==> flow/design.v <==
module alu(
    input clk,
    input rst,
    input ci,
    input logic [7:0] data_rd,
    input logic [7:0] data_rr,
    input logic [7:0] opcode,
    output logic [15:0] data_o,
    output logic co,
    output logic zo,
    output logic no 
 );
  logic [7:0] opcode_q;  
  logic [7:0] data_rd_q;  
  logic [7:0] data_rr_q;  
  logic ci_q;  
  logic [15:0] d_data_o;
  logic d_co;
  logic d_zo;
  logic d_no;
  always_ff @(posedge clk or posedge rst) begin
    if (rst) begin
        opcode_q <= 8'b0;
        data_rd_q <= 8'b0;
        data_rr_q <= 8'b0;
        ci_q <= 1'b0;
        data_o <= 16'b0;
        co <= 1'b0;
        zo <= 1'b0;
        no <= 1'b0;
    end else begin
        opcode_q <= opcode;
        data_rd_q <= data_rd;
        data_rr_q <= data_rr;
        ci_q <= ci;
        data_o <= d_data_o;
        co <= d_co;
        zo <= d_zo;
        no <= d_no;
    end
  end
  always_comb begin
    d_zo = zo;
    d_no = no;
    d_co = co;
    casez (opcode_q)
        8'b0000????: 
            begin
                d_data_o[7:0] = data_rd_q & data_rr_q; 
                d_no = d_data_o[7];
                d_zo = ~(d_data_o[7] | d_data_o[6] | d_data_o[5]| d_data_o[4]| d_data_o[3]| d_data_o[2]| d_data_o[1] | d_data_o[0]);  
                d_co = d_co + 0;
                d_data_o[15:8] = 8'b0;  
            end
        8'b0001????: 
            begin
                d_data_o[7:0] = data_rd_q | data_rr_q;
                d_no = d_data_o[7];
                d_zo = ~(d_data_o[7] | d_data_o[6] | d_data_o[5]| d_data_o[4]| d_data_o[3]| d_data_o[2]| d_data_o[1] | d_data_o[0]);  
                d_co = d_co;
                d_data_o[15:8] = 8'b0;  
            end
        8'b0010????:
            begin
                d_data_o[7:0] = data_rd_q ^ data_rr_q;
                d_no = d_data_o[7];
                d_zo = ~(d_data_o[7] | d_data_o[6] | d_data_o[5]| d_data_o[4]| d_data_o[3]| d_data_o[2]| d_data_o[1] | d_data_o[0]);  
                d_co = d_co;
                d_data_o[15:8] = 8'b0;  
            end
        8'b0011????:
            begin
                d_data_o = data_rd_q * data_rr_q;
                d_zo = ~(d_data_o[15] | d_data_o[14] | d_data_o[13]| d_data_o[12]| d_data_o[11]| d_data_o[10]| d_data_o[9] | d_data_o[8] |
                d_data_o[7] | d_data_o[6] | d_data_o[5] | d_data_o[4] | d_data_o[3] | d_data_o[2] | d_data_o[1] | d_data_o[0]);  
                d_co = d_data_o[15];
            end
        8'b0100????:
            begin
                d_data_o[7:0] = data_rd_q + data_rr_q;
                d_no = d_data_o[7];
                d_zo = ~(d_data_o[7] | d_data_o[6] | d_data_o[5]| d_data_o[4]| d_data_o[3]| d_data_o[2]| d_data_o[1] | d_data_o[0]);
                d_co = (data_rd_q[7] & ~d_data_o[7]) | (data_rr_q[7] & ~d_data_o[7]) | (data_rr_q[7] & data_rd_q[7]);
                d_data_o[15:8] = 8'b0;  
            end
        8'b0101????:
            begin
                d_data_o[7:0] = data_rd_q + data_rr_q + ci_q;
                d_no = d_data_o[7];
                d_zo = ~(d_data_o[7] | d_data_o[6] | d_data_o[5]| d_data_o[4]| d_data_o[3]| d_data_o[2]| d_data_o[1] | d_data_o[0]);
                d_co = (data_rd_q[7] & ~d_data_o[7]) | (data_rr_q[7] & ~d_data_o[7]) | (data_rr_q[7] & data_rd_q[7]);
                d_data_o[15:8] = 8'b0;  
            end
        8'b0110????:
            begin
                d_data_o[7:0] = data_rd_q - data_rr_q;
                d_no = d_data_o[7];
                d_zo = ~(d_data_o[7] | d_data_o[6] | d_data_o[5]| d_data_o[4]| d_data_o[3]| d_data_o[2]| d_data_o[1] | d_data_o[0]);
                if (data_rr_q > data_rd_q) begin
                    d_co = 1'b1;  
                end else begin
                    d_co = (~data_rd_q[7] & data_rr_q[7]) | (~data_rd_q[7] & d_data_o[7]) | (data_rr_q[7] & d_data_o[7]);  
                end
                 d_data_o[15:8] = 8'b0;  
            end
        8'b0111????:
            begin
                d_data_o[7:0] = data_rd_q - data_rr_q - ci_q;
                d_no = d_data_o[7];
                d_zo = ~(d_data_o[7] | d_data_o[6] | d_data_o[5]| d_data_o[4]| d_data_o[3]| d_data_o[2]| d_data_o[1] | d_data_o[0]);
                if ((data_rr_q == data_rd_q) & (ci_q == 1'b1)) begin
                    d_co = 1'b1;
                end else if (data_rr_q > data_rd_q) begin
                    d_co = 1'b1;
                end else begin
                    d_co = (~data_rd_q[7] & data_rr_q[7]) | (~data_rd_q[7] & d_data_o[7]) | (data_rr_q[7] & d_data_o[7]);
                end
                d_data_o[15:8] = 8'b0;  
            end
        8'b1000??00:
            begin
                d_co = data_rd_q[7];
                d_data_o[7:0] = data_rd_q << 1;
                d_zo = ~(d_data_o[7] | d_data_o[6] | d_data_o[5]| d_data_o[4]| d_data_o[3]| d_data_o[2]| d_data_o[1] | d_data_o[0]);
                d_no = d_data_o[7];
                d_data_o[15:8] = 8'b0;            
            end
        8'b1000??01:
            begin
                d_co = data_rd_q[0];
                d_data_o[7:0] = {data_rd_q[7], data_rd_q[7:1]};
                d_zo = ~(d_data_o[7] | d_data_o[6] | d_data_o[5]| d_data_o[4]| d_data_o[3]| d_data_o[2]| d_data_o[1] | d_data_o[0]);
                d_no = d_data_o[7];
                d_data_o[15:8] = 8'b0;
            end
        8'b1000??10:
            begin
                d_data_o[7:0] = {data_rd_q[6:0], ci_q};
                d_zo = ~(d_data_o[7] | d_data_o[6] | d_data_o[5]| d_data_o[4]| d_data_o[3]| d_data_o[2]| d_data_o[1] | d_data_o[0]);
                d_no = d_data_o[7];
                d_co = data_rd_q[7];
                d_data_o[15:8] = 8'b0;
            end
        8'b1000??11:
            begin
                d_data_o[7:0] = {ci_q, data_rd_q[7:1]};
                d_zo = ~(d_data_o[7] | d_data_o[6] | d_data_o[5]| d_data_o[4]| d_data_o[3]| d_data_o[2]| d_data_o[1] | d_data_o[0]);
                d_no = d_data_o[7];
                d_co = data_rd_q[0];
                d_data_o[15:8] = 8'b0;
            end
        8'b1001??00:
            begin
                d_data_o[7:0] = ~data_rd_q + 1;
                d_zo = ~(d_data_o[7] | d_data_o[6] | d_data_o[5]| d_data_o[4]| d_data_o[3]| d_data_o[2]| d_data_o[1] | d_data_o[0]);
                d_no = d_data_o[7];
                d_data_o[15:8] = 8'b0;
                d_co = ~d_data_o[7] & ~data_rd_q[7];
            end
        default: 
            begin 
                d_data_o = data_o;
                d_zo = zo;
                d_no = no;
                d_co = co;
            end
    endcase
  end
endmodule
Tool chain data of alu
The steps from the RTL of alu to its reports follow in flow order.
Line numbers count from 1 in the design file above.
Operators carry their Yosys type and port widths (W data, S select, Z words).
Cell names lack the library's common part.
{"block": "inputs", "top_module": "alu", "clock": "clk", "cell_library": "sky130hd", "corner": "tt_025C_1v80"}

After elaboration
Source: Yosys, flattened and elaborated, memories not mapped. Widths are those after wreduce. Registers that Yosys merges into a memory's read port (data or address) are not register bits. Print and check cells do not count. Equal cells are merged and count once.
{"block": "word_totals", "regBits": 44, "inputBits": 27, "output_inout_bits": 19, "wordCells": 179}
{"block": "classes", "addsub": 5, "multipliers": 1, "n_cmp": 1, "eq_ne": 13, "muxes": 8, "logic": 133, "n_reduce_logical": 9}
{"block": "op_table", "op": "$mul A8 B8 Y16", "n": 1}
{"block": "op_table", "op": "$pmux W8 S13", "n": 1}
{"block": "op_table", "op": "$or A1 B1 Y1", "n": 99}
{"block": "op_table", "op": "$eq A6 B6 Y1 const B", "n": 5}
{"block": "op_table", "op": "$not A1 Y1", "n": 18}
{"block": "op_table", "op": "$eq A4 B3 Y1 const B", "n": 4}
{"block": "op_table", "op": "$pmux W8 S2", "n": 1}
{"block": "op_table", "op": "$reduce_bool A13 Y1", "n": 1}
{"block": "op_table", "op": "$pmux W1 S13", "n": 1}
{"block": "op_table", "op": "$and A1 B1 Y1", "n": 12}
{"block": "op_table", "op": "$reduce_or A12 Y1", "n": 1}
{"block": "op_table", "op": "$reduce_bool A11 Y1", "n": 1}
{"block": "op_table", "op": "$pmux W1 S11", "n": 1}
{"block": "op_table", "op": "$reduce_bool A9 Y1", "n": 1}
{"block": "op_table", "op": "$eq A4 B2 Y1 const B", "n": 2}
{"block": "op_table", "op": "$add A8 B1 Y8", "n": 1}
{"block": "op_table", "op": "$sub A8 B1 Y8", "n": 1}
{"block": "op_table", "op": "$add A8 B1 Y8 const B", "n": 1}
{"block": "op_table", "op": "$add A8 B8 Y8", "n": 1}
{"block": "op_table", "op": "$sub A8 B8 Y8", "n": 1}
{"block": "op_table", "op": "$gt A8 B8 Y1", "n": 1}
{"block": "op_table", "op": "$eq A8 B8 Y1", "n": 1}
{"block": "op_table", "op": "$and A8 B8 Y8", "n": 1}
{"block": "op_table", "op": "$or A8 B8 Y8", "n": 1}
{"block": "op_table", "op": "$xor A8 B8 Y8", "n": 1}
{"block": "op_table", "op": "$not A8 Y8", "n": 1}
{"block": "op_table", "op": "$pmux W1 S8", "n": 1}
{"block": "op_table", "op": "$reduce_or A2 Y1", "n": 2}
Other operator kinds: 5; their cells: 7.

Depth
Yosys ltp: most cells in a row. Word level: on the elaborated netlist, between registers, memories and ports. Mapped: between sequential cells and ports; inverters and the memories' decode and read muxes count.
{"block": "depth", "word_depth": 18, "ABC_AREA": 0, "mapped_depth": 20}

Synthesis result
Source: synth_stat.txt of the flow (Yosys; design flattened, memories mapped). It holds for the ABC_AREA given above (unset counts as 0); a run with the other value may have another netlist.
{"block": "synth_totals", "cells": 653, "mapped_area_um2": 5557.8, "sequential_area_um2": 1051.0, "ffs": 42}
{"block": "types", "cell": "dfrtp_1", "n": 42}
{"block": "types", "cell": "ha_1", "n": 67}
{"block": "types", "cell": "fa_1", "n": 39}
{"block": "types", "cell": "nor2_1", "n": 78}
{"block": "types", "cell": "inv_1", "n": 64}
{"block": "types", "cell": "xnor2_1", "n": 20}
{"block": "types", "cell": "nand2_1", "n": 45}
{"block": "types", "cell": "o21ai_0", "n": 30}
{"block": "types", "cell": "xor2_1", "n": 15}
{"block": "types", "cell": "a21oi_1", "n": 24}
{"block": "types", "cell": "mux2i_1", "n": 12}
{"block": "types", "cell": "a221oi_1", "n": 10}
{"block": "types", "cell": "nor3_1", "n": 16}
{"block": "types", "cell": "clkbuf_1", "n": 17}
{"block": "types", "cell": "a31oi_1", "n": 10}
{"block": "types", "cell": "nand3_1", "n": 12}
{"block": "types", "cell": "o211ai_1", "n": 8}
{"block": "types", "cell": "nand4_1", "n": 9}
Not listed: further types 46, cells in them 135.

Path before layout
Path of least setup slack by OpenSTA after synthesis, without wires, with an ideal clock, recovery checks aside; 20% of the period is set as input and as output delay. Where synthesis merged equal registers, the netlist keeps one of their names.
{"block": "synth_timing", "path_kind": "register to register", "start": "register data_rd_q[1]", "end": "register zo", "tclk_ps": 4930, "setup_time_ps": 76, "t_arrival_ps": 4800, "required_time_ps": 4854, "slack_ps": 53, "delay_ps": 4876, "path_stages": 19, "n_path_buf": 1, "period_less_setup_slack_ps": 4877}
"delay_ps" = arrival - input delay + setup time.
"path_stages": output pins that drive a net of the path, with the launching flip-flop's if there is one; two outputs of one cell count as two.
"period_less_setup_slack_ps" = period - worst setup slack (recovery checks aside). The figure is calculated, with input and output delays left at 20% of the set period.
The rows between start and end are the longest chain of elaborated cells between them; the timing report does not say that the signal goes this way. Where chains are equally long, one stands for them.
A line is the first line of the expression or statement that the cell stems from. Yosys adds cells for indexed reads and writes and turns some case tables into memories.
{"block": "synth_between", "cell_sequence": "dfrtp_1 clkbuf_1 nand2_1 fa_1 fa_1 inv_1 fa_1 inv_1 fa_1 inv_1 ha_1 and3_1 a221o_1 nor2_1 xnor2_1 or4_1 nor4_1 nand4_1 o21ai_1", "elab_chain_len": 18, "cone_cells": 85}
{"block": "synth_lines", "element": "start: declaration", "line": 14, "rtl": "logic [7:0] data_rd_q;"}
{"block": "synth_lines", "element": "start: assignment", "line": 24, "rtl": "data_rd_q <= 8'b0;"}
{"block": "synth_lines", "element": "start: assignment", "line": 33, "rtl": "data_rd_q <= data_rd;"}
{"block": "synth_lines", "element": "$mul A8 B8 Y16", "line": 73, "rtl": "d_data_o = data_rd_q * data_rr_q;"}
{"block": "synth_lines", "element": "$or A1 B1 Y1 (15 in a row)", "line": 74, "rtl": "d_zo = ~(d_data_o[15] | d_data_o[14] | d_data_o[13]| d_data_o[12]| d_data_o[11]| d_data_o[10]| d_data_o[9] | d ..."}
{"block": "synth_lines", "element": "$not A1 Y1", "line": 74}
{"block": "synth_lines", "element": "$pmux W1 S13", "line": 46, "rtl": "casez (opcode_q)"}
{"block": "synth_lines", "element": "end: assignment", "line": 29, "rtl": "zo <= 1'b0;"}
{"block": "synth_lines", "element": "end: assignment", "line": 38, "rtl": "zo <= d_zo;"}
{"block": "synth_lines", "element": "end: declaration", "line": 10, "rtl": "output logic zo,"}

Path in the finished layout
Path of least setup slack in the final report of run 1 (OpenROAD, finished layout, wires in). Where an end is a register, its clock arrival counts in the times.
The path's times are printed in steps of 10 ps; the period is the one set.
{"block": "layout_timing", "path_kind": "register to register", "start": "register data_rd_q[3]", "end": "register zo", "tclk_ps": 5470, "setup_time_ps": 70, "t_arrival_ps": 5410, "required_time_ps": 5690, "slack_ps": 280, "path_stages": 18, "n_path_buf": 0}
The rows between start and end are the longest chain of elaborated cells between them; the timing report does not say that the signal goes this way. Where chains are equally long, one stands for them.
{"block": "layout_between", "cell_sequence": "dfrtp_2 clkinvlp_4 nor2_1 fa_1 fa_1 fa_1 inv_1 fa_1 inv_1 ha_1 or3_1 o21bai_1 a31oi_1 nor2b_1 xnor2_1 nor4_1 nand4_1 o21ai_1", "elab_chain_len": 18, "cone_cells": 97}
{"block": "layout_lines", "element": "start: declaration", "line": 14, "rtl": "logic [7:0] data_rd_q;"}
{"block": "layout_lines", "element": "start: assignment", "line": 24, "rtl": "data_rd_q <= 8'b0;"}
{"block": "layout_lines", "element": "start: assignment", "line": 33, "rtl": "data_rd_q <= data_rd;"}
{"block": "layout_lines", "element": "$mul A8 B8 Y16", "line": 73, "rtl": "d_data_o = data_rd_q * data_rr_q;"}
{"block": "layout_lines", "element": "$or A1 B1 Y1 (15 in a row)", "line": 74, "rtl": "d_zo = ~(d_data_o[15] | d_data_o[14] | d_data_o[13]| d_data_o[12]| d_data_o[11]| d_data_o[10]| d_data_o[9] | d ..."}
{"block": "layout_lines", "element": "$not A1 Y1", "line": 74}
{"block": "layout_lines", "element": "$pmux W1 S13", "line": 46, "rtl": "casez (opcode_q)"}
{"block": "layout_lines", "element": "end: assignment", "line": 29, "rtl": "zo <= 1'b0;"}
{"block": "layout_lines", "element": "end: assignment", "line": 38, "rtl": "zo <= d_zo;"}
{"block": "layout_lines", "element": "end: declaration", "line": 10, "rtl": "output logic zo,"}

Add stored flow runs of alu

Stored flow runs of alu (2 of them; Yosys, OpenROAD, sky130hd). They differ in their settings and are not a sequence. Constraints: input delay and output delay 20% of the set period each, output load 0.01 pF.
"period_reached_ps" is the run's clock period less its worst setup slack. It is reckoned from that one timing run; input and output delays stay at 20% of the period that was set.
"fin_power_uw" rests on the timing tool's default activity at the inputs, not on a simulated workload.

Run 1
==> flow/run.sh <==
#!/bin/bash
# the make line also repeats the synthesis and layout settings of config.mk as NAME=value (left out here)
make -C /OpenROAD-flow-scripts/flow DESIGN_CONFIG=/design/flow/config.mk WORK_HOME=/design/flow/orfs CLKGATE_MAP_FILE= finish
==> flow/config.mk <==
export PLATFORM = sky130hd
export DESIGN_NAME = alu
export DESIGN_NICKNAME = alu
export VERILOG_FILES = /design/flow/design.v
export SDC_FILE = /design/flow/constraint.sdc
export NUM_CORES = 4
export LEC_CHECK = 0
export ABC_AREA = 0
export CAP_MARGIN = 5
export CORE_MARGIN = 2
export CORE_UTILIZATION = 48
export GPL_TIMING_DRIVEN = 1
export MAX_ROUTING_LAYER = met4
export MIN_ROUTING_LAYER = met1
export PLACE_DENSITY = 0.78
export SLEW_MARGIN = 0
==> flow/constraint.sdc <==
create_clock -name core_clock -period 5.47 [get_ports {clk}]
set_input_delay 1.0940 -clock core_clock [delete_from_list [all_inputs] [get_ports {clk}]]
set_output_delay 1.0940 -clock core_clock [all_outputs]
set_load 0.01 [all_outputs]

==> results of run 1, as JSON <==
{
  "yosys.chip_area_um2": 5557.8,
  "dieArea_um2": 12455.7,
  "post_route_util_pct": 55.9,
  "worst_setup_slack_ps": 279,
  "hold_worst_slack_ps": 473,
  "fin_power_uw": 1663,
  "period_reached_ps": 5191
}

Run 2
==> flow/run.sh <==
#!/bin/bash
# the make line also repeats the synthesis and layout settings of config.mk as NAME=value (left out here)
make -C /OpenROAD-flow-scripts/flow DESIGN_CONFIG=/design/flow/config.mk WORK_HOME=/design/flow/orfs CLKGATE_MAP_FILE= finish
==> flow/config.mk <==
export PLATFORM = sky130hd
export DESIGN_NAME = alu
export DESIGN_NICKNAME = alu
export VERILOG_FILES = /design/flow/design.v
export SDC_FILE = /design/flow/constraint.sdc
export NUM_CORES = 4
export LEC_CHECK = 0
export CAP_MARGIN = 20
export CORE_MARGIN = 8
export CORE_UTILIZATION = 39
export GPL_TIMING_DRIVEN = 0
export MIN_ROUTING_LAYER = met2
export PLACE_DENSITY_LB_ADDON = 0.19
export SETUP_SLACK_MARGIN = 0.97
export SLEW_MARGIN = 5
export TNS_END_PERCENT = 90
==> flow/constraint.sdc <==
create_clock -name core_clock -period 8.85 [get_ports {clk}]
set_input_delay 1.7700 -clock core_clock [delete_from_list [all_inputs] [get_ports {clk}]]
set_output_delay 1.7700 -clock core_clock [all_outputs]
set_load 0.01 [all_outputs]

==> results of run 2, as JSON <==
{
  "yosys.chip_area_um2": 5557.8,
  "dieArea_um2": 18326.4,
  "post_route_util_pct": 46.2,
  "worst_setup_slack_ps": 2878,
  "hold_worst_slack_ps": 475,
  "fin_power_uw": 1096,
  "period_reached_ps": 5972
}
