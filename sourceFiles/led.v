==> flow/design.v <==
module led_driver (
  input  wire       clk,
  input  wire       rst,
  input  wire [7:0] inst,
  output reg  [7:0] an,
  output reg        ca,    
  output reg        cb,    
  output reg        cc,    
  output reg        cd,    
  output reg        ce,    
  output reg        cf,    
  output reg        cg,    
  output reg        dp
); 
  reg [19:0]  refresh_count;
  reg         led_val;
  wire [2:0]  led_sel;
  assign led_sel = refresh_count[19:17];
  always @(*)
    if (led_val) begin
      ca = 1'b1;
      cb = 1'b0;
      cc = 1'b0;
      cd = 1'b1;
      ce = 1'b1;
      cf = 1'b1;
      cg = 1'b1;
      dp = 1'b0;
    end else begin
      ca = 1'b0;
      cb = 1'b0;
      cc = 1'b0;
      cd = 1'b0;
      ce = 1'b0;
      cf = 1'b0;
      cg = 1'b1;
      dp = 1'b0;
    end
    always @(posedge clk or posedge rst)
      begin
	if (rst) begin
          refresh_count <= 20'd0;
        end else begin
          refresh_count <= refresh_count +1;
        end
      end
    always @(*)
      begin
	case(led_sel)
          3'b000: begin
            led_val = inst[0];
	    an = 8'b11111110;
	  end
          3'b001: begin
            led_val = inst[1];
	    an = 8'b11111101;
	  end
          3'b010: begin
            led_val = inst[2];
	    an = 8'b11111011;
	  end
          3'b011: begin
            led_val = inst[3];
	    an = 8'b11110111;
	  end
          3'b100: begin
            led_val = inst[4];
	    an = 8'b11101111;
	  end
          3'b101: begin
            led_val = inst[5];
	    an = 8'b11011111;
	  end
          3'b110: begin
            led_val = inst[6];
	    an = 8'b10111111;
	  end
          3'b111: begin
            led_val = inst[7];
	    an = 8'b01111111;
	  end
          default: begin
            led_val = inst[0];
	    an = 8'b11111110;
	  end
        endcase
      end
endmodule
### From RTL to reports: led_driver

The steps from the RTL of led_driver to its reports follow in flow order.
Line numbers count from 1 in the design file above.
Library cell names are shortened.
A cell with -- has no value.

| design | value |
|---|---|
| top | led_driver |
| clock port | clk |
| standard-cell library | sky130hd |
| corner | tt_025C_1v80 |

### Word-level counts

Counts by Yosys on the flattened word-level netlist (proc, flatten, opt, wreduce; memories kept). Register bits leave out memories and registers merged into their read ports (data or address); mux counts leave out enables and synchronous resets folded into registers. Print and check cells are left out. Cells with the same type and inputs are merged into one.

| storage and ports | value |
|---|---|
| flip-flop bits (word level) | 20 |
| output and inout port bits | 16 |
| elaborated cells | 13 |

| cells by class | value |
|---|---|
| add/sub/neg operators | 1 |
| eq/ne operators | 7 |
| multiplexer cells | 3 |
| reduce/logical cells | 1 |

Operators with widths:

| operator | count |
|---|---|
| case mux 8 bit (select 8 bit) | 1 |
| adder 20 x 1 -> 20 bit (second input constant) | 1 |
| equality test 3 bit (second input constant) | 4 |
| case mux 1 bit (select 8 bit) | 1 |
| equality test 3 x 2 -> 1 bit (second input constant) | 2 |
| equality test 3 x 1 -> 1 bit (second input constant) | 1 |
| logical NOT 3 bit | 1 |
| 2-to-1 mux 1 bit | 1 |

### Depth

Depth = most cells in a row (Yosys ltp): at word level without a register or memory, in the mapped netlist without a sequential cell, where the memories' decode and read muxes count.

| depth | value |
|---|---|
| depth in word-level cells | 3 |
| ABC_AREA | 0 |
| depth in mapped cells | 5 |

### After synthesis

Yosys stat after the flow's synthesis: flattened, memories mapped to cells. It holds for the ABC_AREA given above (unset counts as 0); a run with the other value may have another netlist.

Cell types:

| cell type | count | area in all (um^2) |
|---|---|---|
| dfrtp_1 | 20 | 500.48 |
| xnor2_1 | 11 | 96.342 |
| xor2_1 | 7 | 61.309 |
| buf_4 | 7 | 52.55 |
| nand2_1 | 10 | 37.536 |
| mux2i_1 | 3 | 30.029 |
| nand3_1 | 6 | 30.029 |
| nor2_1 | 6 | 22.522 |
| nand4_4 | 1 | 21.27 |
| nand3_2 | 2 | 20.019 |
| nor3_2 | 2 | 20.019 |
| nand4_1 | 3 | 18.768 |
| or3b_2 | 2 | 17.517 |
| nor3_4 | 1 | 16.266 |
| buf_2 | 3 | 15.014 |
| nand3b_1 | 2 | 15.014 |
| nor3b_1 | 2 | 15.014 |
| and3_1 | 2 | 12.512 |

Other cell types: 10; their cells: 12.

| mapped netlist | value |
|---|---|
| cells in the netlist | 102 |
| synthesis area | 1084.8 um^2 |
| area of sequential cells | 500.5 um^2 |
| mapped flip-flops | 20 |
| buffer cells | 10 |

### Timing after synthesis

Path of least setup slack by OpenSTA after synthesis, without wires, with an ideal clock, recovery checks aside; 20% of the period is set as input and as output delay. Where synthesis merged equal registers, the netlist keeps one of their names.

| path after synthesis | value |
|---|---|
| path type | flip-flop to output port |
| start point | reg refresh_count[19] |
| end point | out cd |
| clock period | 1780 ps |
| output delay | 356 ps |
| launch time at the first pin | 0 ps |
| data arrival time | 1376 ps |
| data required time | 1424 ps |
| path slack | 48 ps |
| delay of the path | 1376 ps |
| stages on the path | 6 |
| path buffers | 2 |
| period reached after synthesis | 1732 ps |

"delay of the path" is the arrival time less input delay plus setup time.
A path that ends at an output port has no setup time.
"stages on the path": output pins that drive a net of the path, with the launching flip-flop's if there is one; two outputs of one cell count as two.
"period reached after synthesis" is the clock period less the worst setup slack; recovery checks do not enter. This is arithmetic on one report: input and output delays are still those of the set period (20% each).
The rows between start and end are the longest chain of elaborated cells between them; the timing report does not say that the signal goes this way. Where chains are equally long, one stands for them.
Each line given opens the expression or statement behind the cell; cells for indexed reads and writes are added by Yosys, which also makes memories of some case tables.

| on the way, after synthesis | value |
|---|---|
| path through | dfrtp_1 buf_2 mux2i_1 nor2_1 o32a_1 buf_4 |
| cells in the longest elaborated chain | 3 |
| elaborated cells between the ends (all ways) | 10 |

RTL lines, path after synthesis:

| what | line | RTL |
|---|---|---|
| start, declared | 15 | `reg [19:0]  refresh_count;` |
| start, assigned | 42 | `refresh_count <= 20'd0;` |
| start, assigned | 44 | `refresh_count <= refresh_count +1;` |
| equality test 3 bit | 49 | `case(led_sel)` |
| case mux 1 bit (select 8 bit) | 49 |  |
| 2-to-1 mux 1 bit | 20 | `if (led_val) begin` |
| end, declared | 9 | `output reg        cd,` |

Nets of the timed path that keep an RTL name, with a line that drives or declares them; the list need not be complete.

Named nets, after synthesis:

| signal | line |
|---|---|
| ca | 20 |

### Worst path after layout

Path of least setup slack in the final report of entry A (OpenROAD, finished layout, wires in). Where an end is a register, its clock arrival counts in the times.
The report prints the path's times to 10 ps; the period is as set.

| path post-layout | value |
|---|---|
| path type | flip-flop to output port |
| start point | reg refresh_count[19] |
| end point | out ce |
| clock period | 1760 ps |
| output delay | 350 ps |
| launch time at the first pin | 250 ps |
| data arrival time | 1630 ps |
| data required time | 1410 ps |
| path slack | -220 ps |
| stages on the path | 6 |
| path buffers | 2 |

The rows between start and end are the longest chain of elaborated cells between them; the timing report does not say that the signal goes this way. Where chains are equally long, one stands for them.

| on the way, post-layout | value |
|---|---|
| path through | dfrtp_2 mux2i_1 a211oi_2 o32a_1 buf_6 buf_6 |
| cells in the longest elaborated chain | 3 |
| elaborated cells between the ends (all ways) | 10 |

RTL lines, path post-layout:

| what | line | RTL |
|---|---|---|
| start, declared | 15 | `reg [19:0]  refresh_count;` |
| start, assigned | 42 | `refresh_count <= 20'd0;` |
| start, assigned | 44 | `refresh_count <= refresh_count +1;` |
| equality test 3 bit | 49 | `case(led_sel)` |
| case mux 1 bit (select 8 bit) | 49 |  |
| 2-to-1 mux 1 bit | 20 | `if (led_val) begin` |
| end, declared | 10 | `output reg        ce,` |

Lab notebook: led_driver

Measured data: module led_driver, platform sky130hd, 2 stored runs of the flow under differing settings, order arbitrary. Input and output delays are each 20% of the period that was set; the output load is 0.01 pF.
"period achieved": clock period set for the run, less the worst setup slack. It is reckoned from that one timing run; input and output delays stay at 20% of the period that was set.
"critical path time" = time allowed to the worst setup path (clock period - input delay - output delay, where it has them) - its slack; a late launch clock adds to it, a late capture clock takes from it.
"overall power" is the tool's figure for a default switching activity; nothing was simulated.
"critical path time" is known to 10 ps.

## Entry A

==> flow/run.sh <==
#!/bin/bash
# the make line also repeats the synthesis and layout settings of config.mk as NAME=value (left out here)
make -C /OpenROAD-flow-scripts/flow DESIGN_CONFIG=/design/flow/config.mk WORK_HOME=/design/flow/orfs CLKGATE_MAP_FILE= finish
==> flow/config.mk <==
export PLATFORM = sky130hd
export DESIGN_NAME = led_driver
export DESIGN_NICKNAME = led_driver
export VERILOG_FILES = /design/flow/design.v
export SDC_FILE = /design/flow/constraint.sdc
export NUM_CORES = 4
export LEC_CHECK = 0
export CAP_MARGIN = 20
export CORE_MARGIN = 2
export CORE_UTILIZATION = 29
export SLEW_MARGIN = 20
==> flow/constraint.sdc <==
create_clock -name core_clock -period 1.76 [get_ports {clk}]
set_input_delay 0.3520 -clock core_clock [delete_from_list [all_inputs] [get_ports {clk}]]
set_output_delay 0.3520 -clock core_clock [all_outputs]
set_load 0.01 [all_outputs]

| result of entry A | value |
|---|---|
| netlist area reported by Yosys | 1084.8 um^2 |
| final design utilization | 41.0 % |
| standard-cell area after layout | 1491.4 um^2 |
| setup slack of the critical path | -224 ps |
| period achieved | 1984 ps |
| critical path time | 1630 ps |
| kind of the worst setup path | flip-flop to output port |
| full die area | 4245.8 um^2 |
| final setup TNS | -1140 ps |
| overall power | 959.8 µW |

## Entry B

==> flow/run.sh <==
#!/bin/bash
# the make line also repeats the synthesis and layout settings of config.mk as NAME=value (left out here)
make -C /OpenROAD-flow-scripts/flow DESIGN_CONFIG=/design/flow/config.mk WORK_HOME=/design/flow/orfs CLKGATE_MAP_FILE= finish
==> flow/config.mk <==
export PLATFORM = sky130hd
export DESIGN_NAME = led_driver
export DESIGN_NICKNAME = led_driver
export VERILOG_FILES = /design/flow/design.v
export SDC_FILE = /design/flow/constraint.sdc
export NUM_CORES = 4
export LEC_CHECK = 0
export CAP_MARGIN = 20
export CELL_PAD_IN_SITES_DETAIL_PLACEMENT = 1
export CELL_PAD_IN_SITES_GLOBAL_PLACEMENT = 0
export CORE_ASPECT_RATIO = 1.2
export CORE_MARGIN = 2
export CORE_UTILIZATION = 49
export GPL_TIMING_DRIVEN = 1
export MIN_ROUTING_LAYER = met2
export SETUP_SLACK_MARGIN = 0.35
export SLEW_MARGIN = 15
==> flow/constraint.sdc <==
create_clock -name core_clock -period 1.28 [get_ports {clk}]
set_input_delay 0.2560 -clock core_clock [delete_from_list [all_inputs] [get_ports {clk}]]
set_output_delay 0.2560 -clock core_clock [all_outputs]
set_load 0.01 [all_outputs]

Entry B: no results, clock tree synthesis failed with DPL-0033
