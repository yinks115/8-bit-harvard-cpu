==> flow/design.v <==
module program_counter (
    input clk, input rst,
    input inc_en, input jmp_en,  
    input call_en, input ret_en,
    input logic [7:0] ld_count,  
    output logic [7:0] count
);
    logic [7:0] count_q; logic [7:0] return_reg_q;
    logic [7:0] count_d; logic [7:0] return_reg_d;
    always_ff @(posedge clk or posedge rst) begin
        if (rst) begin
            count_q <= 8'b0; return_reg_q <= 8'b0;
        end else begin
            count_q <= count_d;
            return_reg_q <= return_reg_d;
        end
    end
    always_comb begin
        count = count_q;
        if (inc_en) begin
            count_d = count_q + 1;
            return_reg_d = return_reg_q;
        end else if (jmp_en) begin
            count_d = ld_count;
            return_reg_d = return_reg_q;
        end else if (call_en) begin
            return_reg_d = count_q + 1;
            count_d = ld_count;
        end else if (ret_en) begin
            count_d = return_reg_q;
            return_reg_d = return_reg_q; 
        end else begin
            count_d = count_q;
            return_reg_d = return_reg_q;
        end
    end
endmodule
* From RTL to reports: program_counter
Tool output for the design above, in the order of the flow. Lines are those of the file above, counted from 1. Operators: Yosys type, input widths -> output width; for muxes data width and select width s. Cell names lack the library's common part. A cell with n/a has no value.
Inputs: top module program_counter, clock clk, library sky130hd, timing corner tt_025C_1v80

* Word level
Counts by Yosys on the flattened word-level netlist (proc, flatten, opt, wreduce; memories kept). Register bits leave out memories and registers merged into their read ports (data or address). Print and check cells are left out. Cells with the same type and inputs are merged into one.
Bit counts: register bits 16, output and inout bits 8, cells after elaboration 11
Operators by class: $add $sub $neg 1, mux-type cells 4, bitwise operators 2, reductions and logical operators 2
Operators with widths (count):
- $mux 8 | 4
- $add 8x1->8 const B | 1
- $reduce_bool 4->1 | 1
- $reduce_and 3->1 | 1
- $not 1->1 | 2

* Depth
Yosys ltp: most cells in a row. Word level: on the elaborated netlist, between registers, memories and ports. Mapped: between sequential cells and ports; inverters and the memories' decode and read muxes count.
Depth: depth in word-level cells 4, ABC_AREA 0, mapped depth 5, mapped depth without buffers 5

* Synthesis result
Yosys stat after the flow's synthesis: flattened, memories mapped to cells. It holds for the ABC_AREA given above (unset counts as 0); a run with the other value may have another netlist.
Synthesis totals: cells in the netlist 104, cell area after synthesis 930.9 um^2, flip-flop cells 16, buffer cells 5
Cells by type (count):
- dfrtp_1 | 16
- a21oi_1 | 12
- nor2_1 | 10
- nand3_1 | 7
- xor2_1 | 4
- nand2_1 | 9
- a211o_1 | 3
- o21ai_0 | 4
- a31oi_1 | 3
- inv_1 | 5
- xnor2_1 | 2
- a21o_1 | 2
- clkbuf_1 | 4
- nor3b_1 | 2
- o21a_1 | 2
- and3_1 | 2
- ha_1 | 1
- nor3b_2 | 1
Not listed: further types 14, cells in them 15.

* Worst setup path after synthesis
Source: OpenSTA report_checks on the synthesized netlist (no wires, ideal clock, input and output delay 20% of the period each), path of least setup slack; recovery checks are left aside. Register names are those of the netlist, which keeps one name where synthesis merged equal registers.
Path after synthesis: path type flip-flop to flip-flop, start reg count_q[2], end reg count_q[7], clock period 1930 ps, setup time 129 ps, time at the first pin 0 ps, data arrival time 1340 ps, data required time 1801 ps, slack 461 ps, path delay 1469 ps, stages 5, buffers on the path 0, synthesis period reached 1469 ps
"path delay" is the arrival time less input delay plus setup time. "stages" counts driving pins, that of a launching flip-flop among them; a cell with two outputs on the path counts twice. "synthesis period reached" is the clock period less the worst setup slack; recovery checks do not enter. This is arithmetic on one report: input and output delays are still those of the set period (20% each). The rows between start and end are the longest chain of elaborated cells between them; the timing report does not say that the signal goes this way. Where chains are equally long, one stands for them. A line is the first line of the expression or statement that the cell stems from. Yosys adds cells for indexed reads and writes and turns some case tables into memories.
On the way, after synthesis: cells stage by stage dfrtp_1 -> and4_1 -> and4_4 -> nor2_1 -> a2111o_1, cells in the longest elaborated chain 2
Ends and longest elaborated chain, after synthesis:
- from (decl) | RTL line 8 | logic [7:0] count_q; logic [7:0] return_reg_q;
- from (assign) | RTL line 12 | count_q <= 8'b0; return_reg_q <= 8'b0;
- from (assign) | RTL line 14 | count_q <= count_d;
- $add 8x1->8 | RTL line 21 | count_d = count_q + 1;
- $mux 8 | RTL line 20 | if (inc_en) begin
- to (assign) | RTL line 12
- to (assign) | RTL line 14
- to (decl) | RTL line 8

* Worst path after layout
Path of least setup slack in the final report of flow run A (OpenROAD, finished layout, wires in). Where an end is a register, its clock arrival counts in the times. The report prints the path's times to 10 ps; the period is as set.
Path post-layout: path type flip-flop to output port, start reg count_q[5], end out count[5], clock period 1500 ps, output delay 300 ps, time at the first pin 280 ps, data arrival time 1220 ps, data required time 1200 ps, slack -20 ps, stages 2, buffers on the path 1
On the way, post-layout: cells stage by stage dfrtp_2 -> clkdlybuf4s50_1, cells in the longest elaborated chain 0
Ends and longest elaborated chain, post-layout:
- from (decl) | RTL line 8 | logic [7:0] count_q; logic [7:0] return_reg_q;
- from (assign) | RTL line 12 | count_q <= 8'b0; return_reg_q <= 8'b0;
- from (assign) | RTL line 14 | count_q <= count_d;
- to (decl) | RTL line 6 | output logic [7:0] count

Ticket comment

Below are 2 stored runs of the flow (Yosys, OpenROAD; platform sky130hd) on program_counter, each with its settings and what was measured, unordered. Constraints: input delay and output delay 20% of the set period each, output load 0.01 pF.
"achieved clock period" means the clock period less the worst setup slack. The figure is calculated, with input and output delays left at 20% of the set period.
By "allowed time less slack (worst setup path)" is meant the share of the clock period that the worst setup path is allowed (20% is reserved at inputs, 20% at outputs), minus its slack. Clock arrival times at its registers enter into it.
"total power after layout": no workload was simulated; the value follows from the tool's default switching activity.
"allowed time less slack (worst setup path)" is given in steps of 10 ps.

* Flow run A | settings: period_ns 1.5; SETUP_SLACK_MARGIN -0.09; CAP_MARGIN 20; CORE_MARGIN 2; CORE_UTILIZATION 40; SLEW_MARGIN 20 | results: synthesized cell area 930.9 um^2; die outline area 2729.0 um^2; standard-cell area of the final layout 1392.6 um^2; utilization after routing 63.0%; setup slack of the critical path -19 ps; total negative slack -44 ps; total power after layout 1.354 mW; achieved clock period 1519 ps; allowed time less slack (worst setup path) 1220 ps; kind of the worst setup path flip-flop to output port
* Flow run B | settings: period_ns 0.84; CORE_UTILIZATION 30; SETUP_SLACK_MARGIN 0.23; PLACE_DENSITY 0.75; HOLD_SLACK_MARGIN 0.28; CORE_ASPECT_RATIO 1.46; CELL_PAD_IN_SITES_GLOBAL_PLACEMENT 1; ABC_AREA 0; GPL_TIMING_DRIVEN 0; CTS_CLUSTER_SIZE 48; SLEW_MARGIN 20; MIN_ROUTING_LAYER met1; MAX_ROUTING_LAYER met5; CAP_MARGIN 20; CORE_MARGIN 2 | results: synthesized cell area 930.9 um^2; die outline area 3572.4 um^2; standard-cell area of the final layout 1657.8 um^2; utilization after routing 55.8%; setup slack of the critical path -558 ps; total negative slack -8333 ps; total power after layout 2.948 mW; achieved clock period 1398 ps; allowed time less slack (worst setup path) 1400 ps; kind of the worst setup path flip-flop to flip-flop
